==> flow/design.v <==
module LOGIC_UNIT # (
parameter a_WIDTH = 16                 ,  
parameter b_WIDTH = 16                 ,  
parameter alu_fun_WIDTH = 2            ,  
parameter alu_logical_OUT_WIDTH  = 16  ,  
parameter alu_logical_comb_WIDTH = 16  )  
(
input wire [a_WIDTH-1:0]                a_logic       ,  
input wire [b_WIDTH-1:0]                b_logic       ,  
input wire [alu_fun_WIDTH-1:0]          alu_fun_logic ,  
input wire                              clk           ,  
input wire                              logic_enable  ,  
input wire                              rst_logic     ,  
output reg [alu_logical_OUT_WIDTH-1:0]  logic_out     ,  
output reg                              logic_flag       
);
reg        [alu_logical_comb_WIDTH-1 : 0 ] logic_out_Comb ;  
always @(posedge clk or negedge rst_logic)
 begin
  if (! rst_logic )  
     begin 
       logic_out  <= 16'b0000 ;
       logic_flag <= 1'b0     ; 
     end
 else
     begin  
       logic_out <= logic_out_Comb ;
     end
 end
always @ ( * )
begin 
if ( logic_enable )   
  begin 
case ( alu_fun_logic )  
2'b00: 
          begin
           logic_out_Comb = ( a_logic  & (b_logic) ) ;      
           logic_flag = 1'b1  ;                             
          end 
2'b01 :
          begin 
           logic_out_Comb = ( a_logic   | (b_logic) ) ;     
           logic_flag  = 1'b1          ;                    
          end  
2'b10 :
          begin 
           logic_out_Comb = (~(a_logic   & (b_logic)))  ;   
           logic_flag = 1'b1             ;                  
          end  
2'b11 :
          begin 
           logic_out_Comb = (~(a_logic  | (b_logic)))   ;    
           logic_flag = 1'b1             ;                   
          end          
    endcase
  end 
else 
     begin 
     logic_out_Comb = 16'b0000 ;                             
     logic_flag     = 1'b0     ;                             
     end  
end         
endmodule  
[Tool chain data of LOGIC_UNIT]
What the tools print for LOGIC_UNIT, step after step.
Lines are those of the file above, counted from 1.
Cell names lack the library's common part.
Not given: n/a
Inputs
  design top: LOGIC_UNIT
  clock: clk
  library: sky130hd
  timing corner: tt_025C_1v80

[After elaboration]
Counts by Yosys on the flattened word-level netlist (proc, flatten, opt, wreduce; memories kept). Register bits leave out memories and registers merged into their read ports (data or address); mux counts leave out enables and synchronous resets folded into registers. Print and check cells are left out. Cells with the same type and inputs are merged into one.
Operators by class
  eq/ne operators: 3
  mux-type cells: 2
  bitwise gates (word level): 4
  reductions and logical operators: 1
Operator list (number)
  16-bit case mux with 4-bit select: 1
  16-bit NOT: 2
  16-bit bitwise AND: 1
  16-bit OR: 1
  16-bit 2-to-1 mux: 1
  2-bit equality test with constant B: 2
  2-bit by 1-bit equality test with 1-bit output with constant B: 1
  2-bit zero test: 1
Word-level totals
  flip-flop bits (word level): 16
  input port bits: 37
  output and inout port bits: 17
  word-level cells: 11

[Longest topological paths]
Longest topological path by Yosys (ltp), each cell counted once; first at word level (registers and memories cut), then after technology mapping (sequential cells cut; the memories' decode and read muxes count).
Logic depth
  depth after elaboration: 4
  ABC_AREA: 0
  depth in mapped cells: 4
  depth with buffers taken out: 2

[Mapped cells and area]
Source: synth_stat.txt of the flow (Yosys; design flattened, memories mapped). It holds for the ABC_AREA given above (unset counts as 0); a run with the other value may have another netlist.
Cells by type
  dfrtp_1: number 16, total area 400.384 µm²
  mux2i_1: number 16, total area 160.154 µm²
  maj3_2: number 10, total area 112.608 µm²
  maj3_1: number 6, total area 60.058 µm²
  buf_8: number 1, total area 15.014 µm²
  buf_6: number 1, total area 11.261 µm²
  buf_4: number 1, total area 7.507 µm²
  clkbuf_1: number 2, total area 7.507 µm²
  nand2b_1: number 1, total area 6.256 µm²
  buf_2: number 1, total area 5.005 µm²
  conb_1: number 1, total area 3.754 µm²
  nand2_1: number 1, total area 3.754 µm²
Mapped netlist
  mapped cells: 57
  cell area after synthesis: 793.3 µm²
  sequential area: 400.4 µm²
  mapped flip-flops: 16

[Worst setup path after synthesis]
OpenSTA on the mapped netlist: ideal clock, no wires. The path of least setup slack (recovery checks aside). Input and output delay are each 20% of the period. Register names are those of the netlist, which keeps one name where synthesis merged equal registers.
Path post-synthesis
  path kind: input -> register
  start: input alu_fun_logic[0]
  end: register logic_out[10]
  period: 1.12 ns
  input delay: 0.224 ns
  time at the first pin: 0.224 ns
  arrival: 0.877 ns
  setup slack: 0.107 ns
  delay of the path: 0.790 ns
  stages: 4
  period reached after synthesis: 1.013 ns
"delay of the path" is the arrival time less input delay plus setup time.
"stages": output pins that drive a net of the path, with the launching flip-flop's if there is one; two outputs of one cell count as two.
"period reached after synthesis" = period - worst setup slack (recovery checks aside). The figure is calculated, with input and output delays left at 20% of the set period.
Between the ends stands the longest chain of elaborated cells between them, by number of cells; it is not shown to be the way that was timed. Of several equally long chains one is given.
A line is the first line of the expression or statement that the cell stems from. Yosys adds cells for indexed reads and writes and turns some case tables into memories.
Between the ends, post-synthesis
  cell sequence: buf_6 > buf_8 > maj3_2 > mux2i_1
  cells in the longest elaborated chain: 3
  elaborated cells between the ends (all ways): 6
RTL lines, path post-synthesis
  start, declared: line 10  | input wire [alu_fun_WIDTH-1:0]          alu_fun_logic ,
  2-bit equality test: line 34  | case ( alu_fun_logic )
  16-bit case mux with 4-bit select: line 34
  16-bit 2-to-1 mux: line 32  | if ( logic_enable )
  end, assigned: line 22  | logic_out  <= 16'b0000 ;
  end, assigned: line 27  | logic_out <= logic_out_Comb ;
  end, declared: line 14  | output reg [alu_logical_OUT_WIDTH-1:0]  logic_out     ,

[Worst path after layout]
From the final timing report of flow run A: the path of least setup slack in the routed layout; clock arrival at registers is part of the times.
Path post-layout
  path kind: register -> output
  start: register logic_out[7]
  end: output logic_out[7]
  period: 0.741 ns
  external output delay: 0.15 ns
  time at the first pin: 0.27 ns
  arrival: 0.79 ns
  setup slack: -0.19 ns
  stages: 2
Between the ends, post-layout
  cell sequence: dfrtp_1 > buf_2
  cells in the longest elaborated chain: 0
  elaborated cells between the ends (all ways): 0
RTL lines, path post-layout
  start, declared: line 14  | output reg [alu_logical_OUT_WIDTH-1:0]  logic_out     ,
  start, assigned: line 22  | logic_out  <= 16'b0000 ;
  start, assigned: line 27  | logic_out <= logic_out_Comb ;
  end, declared: line 14

--- measured runs ---
Module LOGIC_UNIT, platform sky130hd: 2 stored runs of the flow (Yosys, OpenROAD) with differing settings, in no particular order. Input and output delays are each 20% of the period that was set; the output load is 0.01 pF.
"achieved clock period (ns)" = clock period - worst setup slack. The figure is calculated, with input and output delays left at 20% of the set period.
"worst setup path time (ns)" = time allowed to the worst setup path (clock period - input delay - output delay, where it has them) - its slack; a late launch clock adds to it, a late capture clock takes from it.
"finish__power__total": no workload was simulated; the value follows from the tool's default switching activity.

settings of flow run A
{
  "period_ns": 0.741,
  "CORE_UTILIZATION": 38,
  "PLACE_DENSITY_LB_ADDON": 0.05,
  "CELL_PAD_IN_SITES_GLOBAL_PLACEMENT": 1,
  "CTS_CLUSTER_DIAMETER": 381,
  "MAX_ROUTING_LAYER": "met4",
  "CAP_MARGIN": 20,
  "CORE_MARGIN": 2,
  "SLEW_MARGIN": 20
}
report of flow run A
yosys chip area after synthesis (um^2): 793.3
finish__design__die__area: 2469.1
finish__design__instance__area__stdcell: 1300.0
finish__design__instance__utilization: 0.6626
finish__timing__setup__ws: -0.194
finish__timing__setup__tns: -2.918
finish__timing__hold__ws: 0.198
finish__power__total: 2.014e-03
achieved clock period (ns): 0.935
worst setup path time (ns): 0.79
worst setup path kind: register -> output

settings of flow run B
{
  "period_ns": 1.04,
  "CORE_UTILIZATION": 25,
  "SETUP_SLACK_MARGIN": -0.1,
  "PLACE_DENSITY_LB_ADDON": 0.22,
  "TNS_END_PERCENT": 65,
  "CTS_CLUSTER_DIAMETER": 65,
  "MIN_ROUTING_LAYER": "met1",
  "MAX_ROUTING_LAYER": "met4",
  "CAP_MARGIN": 20,
  "CORE_MARGIN": 2,
  "SLEW_MARGIN": 20
}
report of flow run B
yosys chip area after synthesis (um^2): 793.3
finish__design__die__area: 3639.7
finish__design__instance__area__stdcell: 1400.1
finish__design__instance__utilization: 0.4624
finish__timing__setup__ws: -0.059
finish__timing__setup__tns: -0.591
finish__timing__hold__ws: 0.236
finish__power__total: 1.497e-03
achieved clock period (ns): 1.099
worst setup path time (ns): 0.89
worst setup path kind: register -> output
--- end ---
