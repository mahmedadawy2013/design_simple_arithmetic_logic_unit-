==> flow/design.v <==
module CMP_UNIT # (
parameter a_WIDTH = 16                 ,  
parameter b_WIDTH = 16                 ,  
parameter alu_fun_WIDTH = 2            ,  
parameter alu_cmp_OUT_WIDTH  = 4       ,  
parameter alu_cmp_comb_WIDTH = 16      )  
(
input wire [a_WIDTH-1:0]                a_cmp        ,  
input wire [b_WIDTH-1:0]                b_cmp        ,  
input wire [alu_fun_WIDTH-1:0]          alu_fun_cmp  ,  
input wire                              clk          ,  
input wire                              cmp_enable   ,  
input wire                              rst_cmp      ,  
output reg [alu_cmp_OUT_WIDTH-1:0]      cmp_out      ,  
output reg                              cmp_flag        
);
reg        [alu_cmp_comb_WIDTH-1 : 0 ] cmp_out_Comb ;  
always @(posedge clk or negedge rst_cmp)
 begin
  if (! rst_cmp )  
     begin 
       cmp_out  <= 4'b0000 ;
       cmp_flag <= 1'b0     ; 
     end
 else
     begin  
       cmp_out <= cmp_out_Comb ;
     end
 end
always @ ( * )
begin 
if ( cmp_enable )  
  begin 
case ( alu_fun_cmp )  
2'b00: 
          begin
           cmp_out_Comb = 4'b0  ;                   
           cmp_flag   = 1'b1    ;                   
          end 
2'b01 :
          begin 
           cmp_out_Comb = ( a_cmp == b_cmp  ) ;     
           cmp_flag = 1'b1                    ;     
          end  
2'b10 :
          begin 
          if (  a_cmp > b_cmp )                     
            begin 
             cmp_out_Comb = 4'b0010 ;               
             cmp_flag = 1'b1        ;               
            end 
          else
            begin
             cmp_out_Comb = 4'b0000 ;                 
             cmp_flag = 1'b1        ;                 
            end     
          end  
2'b11 :
          begin 
          if (  a_cmp < b_cmp )                    
            begin 
             cmp_out_Comb = 4'b0011  ;             
             cmp_flag = 1'b1         ;             
            end 
          else
            begin
             cmp_out_Comb = 4'b0000 ;               
             cmp_flag = 1'b1        ;               
            end           
          end          
    endcase
  end 
else 
     begin 
     cmp_out_Comb = 4'b0000  ;                
     cmp_flag     = 1'b0     ;                
     end  
end         
endmodule  
======== From RTL to reports: CMP_UNIT ========
What the tools print for CMP_UNIT, step after step.
Lines are those of the file above, counted from 1.
Cell names lack the library's common part.
Not given: n/a
inputs
  design top .............................. CMP_UNIT
  clock ................................... clk
  cell library ............................ sky130hd
  corner .................................. tt_025C_1v80

======== Elaborated design ========
Yosys after proc, flatten, opt, wreduce and memory -nomap, before mapping. Enables and synchronous resets that opt folds into registers are not counted as muxes. Memory bits, and registers merged into a memory's read port (data or address), are not among the register bits. Print and check cells are not counted. Equal cells are merged and count once.
bit counts
  register bits after elaboration ......... 4
  bits of input ports ..................... 37
  output and inout port bits .............. 5
  word-level cells ........................ 12
operators by class
  order comparisons ....................... 2
  equality and inequality tests ........... 4
  multiplexer cells ....................... 4
  reductions and logical operators ........ 1
operators by type and width
  kind                                                      count
  16-bit greater-than comparator                            1
  16-bit less-than comparator                               1
  16-bit == test                                            1
  4-bit parallel mux with 4-bit select                      1
  2-bit == test with constant B                             2
  4-bit 2-to-1 mux                                          1
  2-bit 2-to-1 mux                                          2
  2-bit by 1-bit == test with 1-bit output with constant B  1
  2-bit zero test                                           1

======== Logic depth ========
Yosys ltp: most cells in a row. Word level: on the elaborated netlist, between registers, memories and ports. Mapped: between sequential cells and ports; inverters and the memories' decode and read muxes count.
depth
  depth after elaboration ................. 4
  ABC_AREA ................................ 1
  depth in mapped cells ................... 13

======== After synthesis ========
Yosys stat after the flow's synthesis: flattened, memories mapped to cells. It holds for the ABC_AREA given above (unset counts as 0); a run with the other value may have another netlist.
Totals and module areas in this step are rounded.
cells by type
  cell      count
  ha_1      16
  inv_1     22
  nand2_1   20
  dfrtp_1   2
  a21oi_1   7
  buf_4     3
  nand2_2   3
  nor2_1    5
  nor2_2    2
  nor2_4    1
  nand3_1   2
  a21oi_2   1
  a21o_1    1
  nand4_1   1
  o21ai_1   1
  clkinv_1  1
  conb_1    1
  inv_2     1
synthesis totals
  standard cells after synthesis .......... 90
  synthesis area .......................... 580 sq um
  area of sequential cells ................ 50 sq um
  flip-flop cells ......................... 2

======== Timing after synthesis ========
Source: OpenSTA report_checks on the synthesized netlist (no wires, ideal clock, input and output delay 20% of the period each), path of least setup slack; recovery checks are left aside. Register names are those of the netlist, which keeps one name where synthesis merged equal registers.
timing post-synthesis
  path type ............................... input port to flip-flop
  start point ............................. input b_cmp[11]
  end point ............................... register cmp_out[1]
  period .................................. 2.29 ns
  external input delay .................... 0.458 ns
  time at the first pin ................... 0.458 ns
  data arrival time ....................... 1.323 ns
  data required time ...................... 2.213 ns
  slack ................................... 0.889 ns
  path delay .............................. 0.942 ns
  driving pins on the path ................ 7
  buffers on the path ..................... 0
  synthesis period reached ................ 1.401 ns
"path delay" = arrival - input delay + setup time.
"driving pins on the path": output pins that drive a net of the path, with the launching flip-flop's if there is one; two outputs of one cell count as two.
"synthesis period reached" is the clock period less the worst setup slack; recovery checks do not enter. This is arithmetic on one report: input and output delays are still those of the set period (20% each).
Between the ends stands the longest chain of elaborated cells between them, by number of cells; it is not shown to be the way that was timed. Of several equally long chains one is given.
A line is the first line of the expression or statement that the cell stems from. Yosys adds cells for indexed reads and writes and turns some case tables into memories.
on the way, post-synthesis
  path through ............................ inv_1 > ha_1 > a21oi_1 > nand2_1 > a21oi_2 > nand3_1 > a21oi_1
  cells in the longest elaborated chain ... 4
  elaborated cells on any way between the ends .. 6
  RTL lines with such cells ............... 4
  those cells by class .................... compare (2); mux (4)
RTL lines, path post-synthesis
  item                                  RTL line  source
  from (decl)                           9         input wire [b_WIDTH-1:0]                b_cmp        ,
  16-bit less-than comparator           60        if (  a_cmp < b_cmp )
  2-bit 2-to-1 mux                      60
  4-bit parallel mux with 4-bit select  34        case ( alu_fun_cmp )
  4-bit 2-to-1 mux                      32        if ( cmp_enable )
  to (assign)                           22        cmp_out  <= 4'b0000 ;
  to (assign)                           27        cmp_out <= cmp_out_Comb ;
  to (decl)                             14        output reg [alu_cmp_OUT_WIDTH-1:0]      cmp_out      ,

======== Timing after layout ========
From the final timing report of stored run 1: the path of least setup slack in the routed layout; clock arrival at registers is part of the times.
timing after layout
  path type ............................... input port to flip-flop
  start point ............................. input b_cmp[5]
  end point ............................... register cmp_out[1]
  period .................................. 1.02 ns
  external input delay .................... 0.20 ns
  time at the first pin ................... 0.20 ns
  data arrival time ....................... 1.16 ns
  data required time ...................... 1.14 ns
  slack ................................... -0.02 ns
  driving pins on the path ................ 10
  buffers on the path ..................... 1
Between the ends stands the longest chain of elaborated cells between them, by number of cells; it is not shown to be the way that was timed. Of several equally long chains one is given.
on the way, after layout
  path through ............................ buf_6 > inv_12 > ha_4 > nand2_2 > nor2_2 > nand4_1 > nor2_4 > nor2_1 > nand2_1 > a21oi_2
  cells in the longest elaborated chain ... 4
  elaborated cells on any way between the ends .. 6
  RTL lines with such cells ............... 4
  those cells by class .................... compare (2); mux (4)
RTL lines, path after layout
  item                                  RTL line  source
  from (decl)                           9         input wire [b_WIDTH-1:0]                b_cmp        ,
  16-bit less-than comparator           60        if (  a_cmp < b_cmp )
  2-bit 2-to-1 mux                      60
  4-bit parallel mux with 4-bit select  34        case ( alu_fun_cmp )
  4-bit 2-to-1 mux                      32        if ( cmp_enable )
  to (assign)                           22        cmp_out  <= 4'b0000 ;
  to (assign)                           27        cmp_out <= cmp_out_Comb ;
  to (decl)                             14        output reg [alu_cmp_OUT_WIDTH-1:0]      cmp_out      ,

==> results <==
Stored flow runs of CMP_UNIT (2 of them; Yosys, OpenROAD, sky130hd). They differ in their settings and are not a sequence. Constraints: input delay and output delay 20% of the set period each, output load 0.01 pF.
"achieved clock period": clock period set for the run, less the worst setup slack. It is reckoned from that one timing run; input and output delays stay at 20% of the period that was set.
By "worst setup path time" is meant the share of the clock period that the worst setup path is allowed (20% is reserved at inputs, 20% at outputs), minus its slack. Clock arrival times at its registers enter into it.
The measured numbers are rounded.

======== stored run 1 ========
==> flow/run.sh <==
#!/bin/bash
# the make line also repeats the synthesis and layout settings of config.mk as NAME=value (left out here)
make -C /OpenROAD-flow-scripts/flow DESIGN_CONFIG=/design/flow/config.mk WORK_HOME=/design/flow/orfs CLKGATE_MAP_FILE= finish
==> flow/config.mk <==
export PLATFORM = sky130hd
export DESIGN_NAME = CMP_UNIT
export DESIGN_NICKNAME = CMP_UNIT
export VERILOG_FILES = /design/flow/design.v
export SDC_FILE = /design/flow/constraint.sdc
export NUM_CORES = 4
export LEC_CHECK = 0
export ABC_AREA = 1
export CAP_MARGIN = 20
export CORE_MARGIN = 2
export CORE_UTILIZATION = 39
export GPL_ROUTABILITY_DRIVEN = 1
export MIN_ROUTING_LAYER = met1
export PLACE_DENSITY = 0.69
export SETUP_SLACK_MARGIN = -0.0
export SLEW_MARGIN = 20
==> flow/constraint.sdc <==
create_clock -name core_clock -period 1.02 [get_ports {clk}]
set_input_delay 0.2040 -clock core_clock [delete_from_list [all_inputs] [get_ports {clk}]]
set_output_delay 0.2040 -clock core_clock [all_outputs]
set_load 0.01 [all_outputs]

-------- measured, stored run 1 --------
  post-synthesis cell area ................ 580 sq um
  area inside the die boundary ............ 1,800 sq um
  standard-cell area of the final layout .. 1,200 sq um
  post-layout utilization ................. 91%
  lowest setup slack ...................... -0.024 ns
  achieved clock period ................... 1.044 ns
  worst setup path time ................... 0.84 ns
  critical path kind ...................... input port to flip-flop

======== stored run 2 ========
==> flow/run.sh <==
#!/bin/bash
# the make line also repeats the synthesis and layout settings of config.mk as NAME=value (left out here)
make -C /OpenROAD-flow-scripts/flow DESIGN_CONFIG=/design/flow/config.mk WORK_HOME=/design/flow/orfs CLKGATE_MAP_FILE= finish
==> flow/config.mk <==
export PLATFORM = sky130hd
export DESIGN_NAME = CMP_UNIT
export DESIGN_NICKNAME = CMP_UNIT
export VERILOG_FILES = /design/flow/design.v
export SDC_FILE = /design/flow/constraint.sdc
export NUM_CORES = 4
export LEC_CHECK = 0
export CAP_MARGIN = 20
export CELL_PAD_IN_SITES_DETAIL_PLACEMENT = 1
export CORE_MARGIN = 9
export CORE_UTILIZATION = 48
export CTS_CLUSTER_DIAMETER = 243
export GPL_ROUTABILITY_DRIVEN = 0
export MAX_ROUTING_LAYER = met4
export MIN_ROUTING_LAYER = met1
export PLACE_DENSITY_LB_ADDON = 0.23
export SETUP_SLACK_MARGIN = 0.18
export SLEW_MARGIN = 0
==> flow/constraint.sdc <==
create_clock -name core_clock -period 1.5 [get_ports {clk}]
set_input_delay 0.3000 -clock core_clock [delete_from_list [all_inputs] [get_ports {clk}]]
set_output_delay 0.3000 -clock core_clock [all_outputs]
set_load 0.01 [all_outputs]

-------- stored run 2 --------
  stopped before the end: placement reported FLW-0024
